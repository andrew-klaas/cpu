==> flow/design.v <==
import lc3b_types::*;
module regfile
(
    input clk,
    input load,
    input logic [15:0] in,
    input logic [2:0] src_a, src_b, destt,
    output logic [15:0] reg_a, reg_b
);
logic [15:0] data [7:0];
initial
begin
    for (int i = 0; i < $size(data); i++)
    begin
        data[i] = {i[3:0], 12'h000};  
		  data[i] = 16'b0000000000000000;
    end
end
always_ff @(posedge clk)
begin
    if (load == 1)
    begin
        data[destt] = in;
    end
end
always_comb
begin
    reg_a = destt == src_a && load ? in : data[src_a];
    reg_b = destt == src_b && load ? in : data[src_b];
end
endmodule : regfile
From RTL to reports: regfile
The steps from the RTL of regfile to its reports follow in flow order.
Lines are those of the file above, counted from 1.
Cell names lack the library's common part.
{"block": "setup", "design": "regfile", "clock": "clk", "lib": "sky130hd", "lib_corner": "tt_025C_1v80"}

After elaboration
Counts by Yosys on the flattened word-level netlist (proc, flatten, opt, wreduce; memories kept). Register bits leave out memories and registers merged into their read ports (data or address); mux counts leave out enables and synchronous resets folded into registers. Print and check cells are left out. Cells with the same type and inputs are merged into one.
Memory sizes are those after Yosys's memory passes, which may raise the word count (mostly to a power of two), join words into wider ones and drop unused or constant bits.
{"block": "bits", "regBits": 0, "mem_bits_rw": 128, "n_memories": 1, "inputBits": 27, "out_inout_bits": 32}
{"block": "mem_list", "name": "data", "words": 8, "width": 16, "read_ports": 2, "write_ports": 1, "line_no": 10, "source": "logic [15:0] data [7:0];"}
{"block": "op_classes", "n_eq": 2, "n_mux": 5, "reduce_logical": 2}
{"block": "op_table", "operator": "2-to-1 mux 16 bit", "n": 3}
{"block": "op_table", "operator": "== test 3 bit", "n": 2}
{"block": "op_table", "operator": "2-to-1 mux 3 bit", "n": 1}
{"block": "op_table", "operator": "logical AND 1 bit", "n": 2}
{"block": "op_table", "operator": "2-to-1 mux 1 bit", "n": 1}

Logic depth
Depth = most cells in a row (Yosys ltp): at word level without a register or memory, in the mapped netlist without a sequential cell, where the memories' decode and read muxes count.
{"block": "logic_depth", "word_depth": 3, "abc_area": 0, "ltp_mapped": 6, "depth_no_buf": 3}

Netlist
Yosys stat after the flow's synthesis: flattened, memories mapped to cells. It holds for the ABC_AREA given above (unset counts as 0); a run with the other value may have another netlist.
{"block": "types", "cell_type": "edfxtp_1", "n": 128, "type_area_um2": 3.84E+03}
{"block": "types", "cell_type": "mux4_1", "n": 60, "type_area_um2": 1.58E+03}
{"block": "types", "cell_type": "mux2_2", "n": 53, "type_area_um2": 596.822}
{"block": "types", "cell_type": "mux2_4", "n": 11, "type_area_um2": 165.158}
{"block": "types", "cell_type": "buf_6", "n": 9, "type_area_um2": 101.347}
{"block": "types", "cell_type": "mux4_2", "n": 4, "type_area_um2": 90.086}
{"block": "types", "cell_type": "xnor2_1", "n": 6, "type_area_um2": 52.55}
{"block": "types", "cell_type": "clkbuf_1", "n": 11, "type_area_um2": 41.29}
{"block": "types", "cell_type": "nor2_1", "n": 6, "type_area_um2": 22.522}
{"block": "types", "cell_type": "nand2b_1", "n": 3, "type_area_um2": 18.768}
{"block": "types", "cell_type": "buf_2", "n": 3, "type_area_um2": 15.014}
{"block": "types", "cell_type": "nand4_1", "n": 2, "type_area_um2": 12.512}
{"block": "types", "cell_type": "nor3_1", "n": 2, "type_area_um2": 10.01}
{"block": "types", "cell_type": "buf_4", "n": 1, "type_area_um2": 7.507}
{"block": "types", "cell_type": "nand2_1", "n": 2, "type_area_um2": 7.507}
{"block": "synth_totals", "cell_count": 301, "synth_area_mm2": 0.0065613, "ff_cells": 128, "buffers": 24}

Worst setup path after synthesis
Path of least setup slack by OpenSTA after synthesis, without wires, with an ideal clock, recovery checks aside; 20% of the period is set as input and as output delay. Where synthesis merged equal registers, the netlist keeps one of their names.
{"block": "synth_path", "path_type": "input port to output port", "startpoint": "in src_b[1]", "endpoint": "out reg_b[10]", "tclk_ns": 2.46, "input_delay_ns": 0.492, "t_first_pin_ns": 0.492, "t_arrival_ns": 1.872, "setup_slack_ns": 0.096, "path_delay_ns": 1.380, "stages": 5, "period_less_setup_slack_ns": 2.364}
"path_delay_ns" = arrival - input delay + setup time.
A path that ends at an output port has no setup time.
"stages" counts driving pins, that of a launching flip-flop among them; a cell with two outputs on the path counts twice.
"period_less_setup_slack_ns" is the clock period less the worst setup slack; recovery checks do not enter. This is arithmetic on one report: input and output delays are still those of the set period (20% each).
Between the ends stands the longest chain of elaborated cells between them, by number of cells; it is not shown to be the way that was timed. Of several equally long chains one is given.
Each line given opens the expression or statement behind the cell; cells for indexed reads and writes are added by Yosys, which also makes memories of some case tables.
{"block": "synth_via", "path_cell_list": "clkbuf_1 clkbuf_1 mux4_2 mux2_2 mux2_4", "elab_chain_cells": 3, "cone_cells": 4, "lines_between": 2}
{"block": "synth_rtl", "element": "start: declaration", "line_no": 7, "source": "input logic [2:0] src_a, src_b, destt,"}
{"block": "synth_rtl", "element": "== test 3 bit", "line_no": 29, "source": "reg_b = destt == src_b && load ? in : data[src_b];"}
{"block": "synth_rtl", "element": "logical AND 1 bit", "line_no": 29}
{"block": "synth_rtl", "element": "2-to-1 mux 16 bit", "line_no": 29}
{"block": "synth_rtl", "element": "end: declaration", "line_no": 8, "source": "output logic [15:0] reg_a, reg_b"}

Timing after layout
From the final timing report of stored run 2: the path of least setup slack in the routed layout; clock arrival at registers is part of the times.
{"block": "layout_path", "path_type": "input port to output port", "startpoint": "in src_a[1]", "endpoint": "out reg_a[3]", "tclk_ns": 3.74, "input_delay_ns": 0.75, "t_first_pin_ns": 0.75, "t_arrival_ns": 2.89, "setup_slack_ns": 0.10, "stages": 6}
Between the ends stands the longest chain of elaborated cells between them, by number of cells; it is not shown to be the way that was timed. Of several equally long chains one is given.
{"block": "layout_via", "path_cell_list": "clkdlybuf4s50_1 buf_12 mux4_1 mux2_2 mux2_2 clkdlybuf4s50_1", "elab_chain_cells": 3, "cone_cells": 4, "lines_between": 2}
{"block": "layout_rtl", "element": "start: declaration", "line_no": 7, "source": "input logic [2:0] src_a, src_b, destt,"}
{"block": "layout_rtl", "element": "== test 3 bit", "line_no": 28, "source": "reg_a = destt == src_a && load ? in : data[src_a];"}
{"block": "layout_rtl", "element": "logical AND 1 bit", "line_no": 28}
{"block": "layout_rtl", "element": "2-to-1 mux 16 bit", "line_no": 28}
{"block": "layout_rtl", "element": "end: declaration", "line_no": 8, "source": "output logic [15:0] reg_a, reg_b"}

Design regfile on sky130hd. What follows are 2 stored runs of the flow, each under its own settings; their order means nothing. The constraints put input and output delay at 20% of the set period each and load the outputs with 0.01 pF.
"period_less_ws_ns" means the clock period less the worst setup slack. The figure is calculated, with input and output delays left at 20% of the set period.
By "worst_path_ns" is meant the share of the clock period that the worst setup path is allowed (20% is reserved at inputs, 20% at outputs), minus its slack. Clock arrival times at its registers enter into it.
"totalPower_mw": no workload was simulated; the value follows from the tool's default switching activity.

{"run": "stored run 1", "settings": { "period_ns": 2.77, "CORE_UTILIZATION": 72, "PLACE_DENSITY_LB_ADDON": 0.21, "CORE_ASPECT_RATIO": 0.7, "CELL_PAD_IN_SITES_GLOBAL_PLACEMENT": 3, "TNS_END_PERCENT": 65, "CTS_CLUSTER_SIZE": 99, "CAP_MARGIN": 20, "CORE_MARGIN": 2, "SLEW_MARGIN": 20 }, "outcome": "incomplete, placement halted on FLW-0024"}
{"run": "stored run 2", "settings": { "period_ns": 3.74, "CAP_MARGIN": 20, "CORE_MARGIN": 2, "CORE_UTILIZATION": 40, "SLEW_MARGIN": 20 }, "results": { "setupTns_ns": 0.000, "worst_path_ns": 2.14, "path_kind": "input port to output port", "totalPower_mw": 3.542, "period_less_ws_ns": 3.641, "worst_setup_slack_ns": 0.099, "post_route_stdcell_area_mm2": 0.0080727, "die_area_mm2": 0.0174438, "ws_hold_ns": 1.127, "ys_area_mm2": 0.0065613, "final_util_pct": 50.6 }}
