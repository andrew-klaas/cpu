==> flow/design.v <==
import lc3b_types::*;
module array #(parameter width = 128)
(
    input clk,
    input write,
    input [2:0] index,
    input [width-1:0] datain,
    output logic [width-1:0] dataout
);
logic [width-1:0] data [7:0];
initial
begin
    for (int i = 0; i < $size(data); i++)
    begin
        data[i] = 1'b0;
    end
end
always_ff @(posedge clk)
begin
    if (write == 1)
    begin
        data[index] = datain;
    end
end
assign dataout = data[index];
endmodule : array
Step by step through the tools: array
The steps from the RTL of array to its reports follow in flow order.
Line numbers count from 1 in the design file above.
Operators carry their Yosys type and port widths (W data, S select, Z words).
{ "setup": {"top": "array", "clock_port": "clk", "cell_library": "sky130hd", "corner": "tt_025C_1v80"} }

After elaboration
Yosys after proc, flatten, opt, wreduce and memory -nomap, before mapping. Enables and synchronous resets that opt folds into registers are not counted as muxes. Memory bits, and registers merged into a memory's read port (data or address), are not among the register bits. Print and check cells are not counted. Equal cells are merged and count once.
Memory sizes are those after Yosys's memory passes, which may raise the word count (mostly to a power of two), join words into wider ones and drop unused or constant bits.
{ "word_totals": {"output_inout_bits": 128, "ramBits": 1024, "elab_cells": 4, "n_memories": 1, "register_bits": 0} }
{ "mem_list": {"columns": ["name", "words", "width", "rd", "write_ports", "line_no", "source"], "rows": [
  ["data", 8, 128, 1, 1, 10, "logic [width-1:0] data [7:0];"]
]} }
{ "classes": {"muxes": 3} }
{ "op_table": {"columns": ["cell", "n"], "rows": [
  ["$mux W128", 1],
  ["$mux W3", 1],
  ["$mux W1", 1]
]} }

Logic depth
Depth = most cells in a row (Yosys ltp): at word level without a register or memory, in the mapped netlist without a sequential cell, where the memories' decode and read muxes count.
{ "depth": {"ltp_word": 1, "ABC_AREA": 0, "mapped_depth": 7, "depth_no_buf": 3} }

Mapped cells and area
Yosys stat after the flow's synthesis: flattened, memories mapped to cells. It holds for the ABC_AREA given above (unset counts as 0); a run with the other value may have another netlist.
{ "synth_totals": {"stdcells": 1678, "seqArea_mm2": 0.0307495, "mapped_area_mm2": 0.0386996, "flip_flops": 1024} }
{ "types": {"columns": ["cell", "n", "area_total_um2"], "rows": [
  ["sky130_fd_sc_hd__edfxtp_1", 1024, 3.07E+04],
  ["sky130_fd_sc_hd__mux4_2", 176, 3.96E+03],
  ["sky130_fd_sc_hd__mux2_2", 207, 2.33E+03],
  ["sky130_fd_sc_hd__a22oi_1", 79, 593.069],
  ["sky130_fd_sc_hd__o211ai_1", 39, 292.781],
  ["sky130_fd_sc_hd__buf_6", 19, 213.955],
  ["sky130_fd_sc_hd__nand2_1", 43, 161.405],
  ["sky130_fd_sc_hd__clkbuf_1", 40, 150.144],
  ["sky130_fd_sc_hd__buf_2", 17, 85.082],
  ["sky130_fd_sc_hd__buf_1", 14, 52.55],
  ["sky130_fd_sc_hd__nor2_1", 6, 22.522],
  ["sky130_fd_sc_hd__nor2b_1", 3, 18.768],
  ["sky130_fd_sc_hd__a221oi_1", 2, 17.517],
  ["sky130_fd_sc_hd__nor3_1", 3, 15.014],
  ["sky130_fd_sc_hd__buf_4", 1, 7.507],
  ["sky130_fd_sc_hd__inv_1", 2, 7.507],
  ["sky130_fd_sc_hd__and2_1", 1, 6.256],
  ["sky130_fd_sc_hd__nand2b_1", 1, 6.256],
  ["sky130_fd_sc_hd__o21ai_0", 1, 5.005]
]} }

Worst setup path after synthesis
OpenSTA on the mapped netlist: ideal clock, no wires. The path of least setup slack (recovery checks aside). Input and output delay are each 20% of the period. Register names are those of the netlist, which keeps one name where synthesis merged equal registers.
{ "synth_path": {"kind": "input-to-reg", "from": "input index[0]", "to": "memory data[0][0]", "setup_slack_ps": 3475, "tclk_ps": 17000, "path_delay_ps": 10125, "t_arrival_ps": 12752, "required_time_ps": 16227, "stages": 5, "period_less_setup_slack_ps": 13525} }
"path_delay_ps" is the arrival time less input delay plus setup time.
"stages" counts driving pins, that of a launching flip-flop among them; a cell with two outputs on the path counts twice.
"period_less_setup_slack_ps" is the clock period less the worst setup slack; recovery checks do not enter. This is arithmetic on one report: input and output delays are still those of the set period (20% each).
The rows between start and end are the longest chain of elaborated cells between them; the timing report does not say that the signal goes this way. Where chains are equally long, one stands for them.
A line is the first line of the expression or statement that the cell stems from. Yosys adds cells for indexed reads and writes and turns some case tables into memories.
{ "synth_via": {"path_cell_list": "sky130_fd_sc_hd__buf_2 > sky130_fd_sc_hd__buf_2 > sky130_fd_sc_hd__buf_2 > sky130_fd_sc_hd__buf_2 > sky130_fd_sc_hd__nor3_1", "elab_chain_len": 1, "cells_between": 1, "cone_lines": 1, "classes_between": "mux (1)"} }
{ "synth_rtl": {"columns": ["item", "line_no", "source"], "rows": [
  ["start: declaration", 6, "input [2:0] index,"],
  ["$mux W3", 20, "if (write == 1)"],
  ["end: declaration", 10, "logic [width-1:0] data [7:0];"]
]} }

Path in the finished layout
Path of least setup slack in the final report of flow run 1 (OpenROAD, finished layout, wires in). Where an end is a register, its clock arrival counts in the times.
The path's times are printed in steps of 10 ps; the period is the one set.
{ "layout_path": {"kind": "input-to-output", "from": "input index[0]", "to": "output dataout[67]", "stages": 5, "setup_slack_ps": 2280, "required_time_ps": 6650, "t_arrival_ps": 4370, "out_delay_ps": 1660, "tclk_ps": 8310} }
The rows between start and end are the longest chain of elaborated cells between them; the timing report does not say that the signal goes this way. Where chains are equally long, one stands for them.
A memory read counts as a cell of the chain, while the word-level depth stops at memories.
{ "layout_via": {"path_cell_list": "sky130_fd_sc_hd__buf_8 > sky130_fd_sc_hd__buf_12 > sky130_fd_sc_hd__mux4_2 > sky130_fd_sc_hd__mux2_2 > sky130_fd_sc_hd__clkdlybuf4s50_1", "elab_chain_len": 1, "cells_between": 1, "cone_lines": 1, "classes_between": "memory (1)"} }
{ "layout_rtl": {"columns": ["item", "line_no", "source"], "rows": [
  ["start: declaration", 6, "input [2:0] index,"],
  ["$mem_v2 Z8 W128", 10, "logic [width-1:0] data [7:0];"],
  ["end: declaration", 8, "output logic [width-1:0] dataout"]
]} }

Wiki page: array / flow data

Design array on sky130hd. What follows are 2 stored runs of the flow, each under its own settings; their order means nothing. The constraints put input and output delay at 20% of the set period each and load the outputs with 0.01 pF.
"period_less_ws_ps" = clock period - worst setup slack. The figure is calculated, with input and output delays left at 20% of the set period.
By "worstPathTime_ps" is meant the share of the clock period that the worst setup path is allowed (20% is reserved at inputs, 20% at outputs), minus its slack. Clock arrival times at its registers enter into it.
"total_power_w": no workload was simulated; the value follows from the tool's default switching activity.
"worstPathTime_ps" is given in steps of 10 ps.

Flow run 1
==> flow/run.sh <==
#!/bin/bash
# the make line also repeats the synthesis and layout settings of config.mk as NAME=value (left out here)
make -C /OpenROAD-flow-scripts/flow DESIGN_CONFIG=/design/flow/config.mk WORK_HOME=/design/flow/orfs CLKGATE_MAP_FILE= finish
==> flow/config.mk <==
export PLATFORM = sky130hd
export DESIGN_NAME = array
export DESIGN_NICKNAME = array
export VERILOG_FILES = /design/flow/design.v
export SDC_FILE = /design/flow/constraint.sdc
export NUM_CORES = 4
export LEC_CHECK = 0
export CAP_MARGIN = 20
export CORE_MARGIN = 2
export CORE_UTILIZATION = 40
export SLEW_MARGIN = 20
==> flow/constraint.sdc <==
create_clock -name core_clock -period 8.31 [get_ports {clk}]
set_input_delay 1.6620 -clock core_clock [delete_from_list [all_inputs] [get_ports {clk}]]
set_output_delay 1.6620 -clock core_clock [all_outputs]
set_load 0.01 [all_outputs]

==> results of flow run 1, as JSON <==
{
  "worstPathTime_ps": 2710,
  "timing.worst_path_kind": "input-to-output",
  "yosys_chip_area_mm2": 0.0386996,
  "period_less_ws_ps": 6032,
  "die_mm2": 0.0992534,
  "total_power_w": 0.011326,
  "layout_stdcell_area_mm2": 0.0463757,
  "final_setup_ws_ps": 2278,
  "hold_worst_slack_ps": 1714
}

Flow run 2
==> flow/run.sh <==
#!/bin/bash
# the make line also repeats the synthesis and layout settings of config.mk as NAME=value (left out here)
make -C /OpenROAD-flow-scripts/flow DESIGN_CONFIG=/design/flow/config.mk WORK_HOME=/design/flow/orfs CLKGATE_MAP_FILE= finish
==> flow/config.mk <==
export PLATFORM = sky130hd
export DESIGN_NAME = array
export DESIGN_NICKNAME = array
export VERILOG_FILES = /design/flow/design.v
export SDC_FILE = /design/flow/constraint.sdc
export NUM_CORES = 4
export LEC_CHECK = 0
export ABC_AREA = 1
export CAP_MARGIN = 40
export CELL_PAD_IN_SITES_DETAIL_PLACEMENT = 1
export CORE_MARGIN = 6
export CORE_UTILIZATION = 48
export CTS_CLUSTER_SIZE = 23
export GPL_TIMING_DRIVEN = 0
export MAX_ROUTING_LAYER = met5
export PLACE_DENSITY_LB_ADDON = 0.27
export SLEW_MARGIN = 30
==> flow/constraint.sdc <==
create_clock -name core_clock -period 11.4 [get_ports {clk}]
set_input_delay 2.2800 -clock core_clock [delete_from_list [all_inputs] [get_ports {clk}]]
set_output_delay 2.2800 -clock core_clock [all_outputs]
set_load 0.01 [all_outputs]

==> results of flow run 2, as JSON <==
{
  "worstPathTime_ps": 3230,
  "timing.worst_path_kind": "input-to-output",
  "yosys_chip_area_mm2": 0.0430938,
  "period_less_ws_ps": 7792,
  "die_mm2": 0.0971133,
  "total_power_w": 0.008551,
  "layout_stdcell_area_mm2": 0.052349,
  "final_setup_ws_ps": 3608,
  "hold_worst_slack_ps": 2239
}
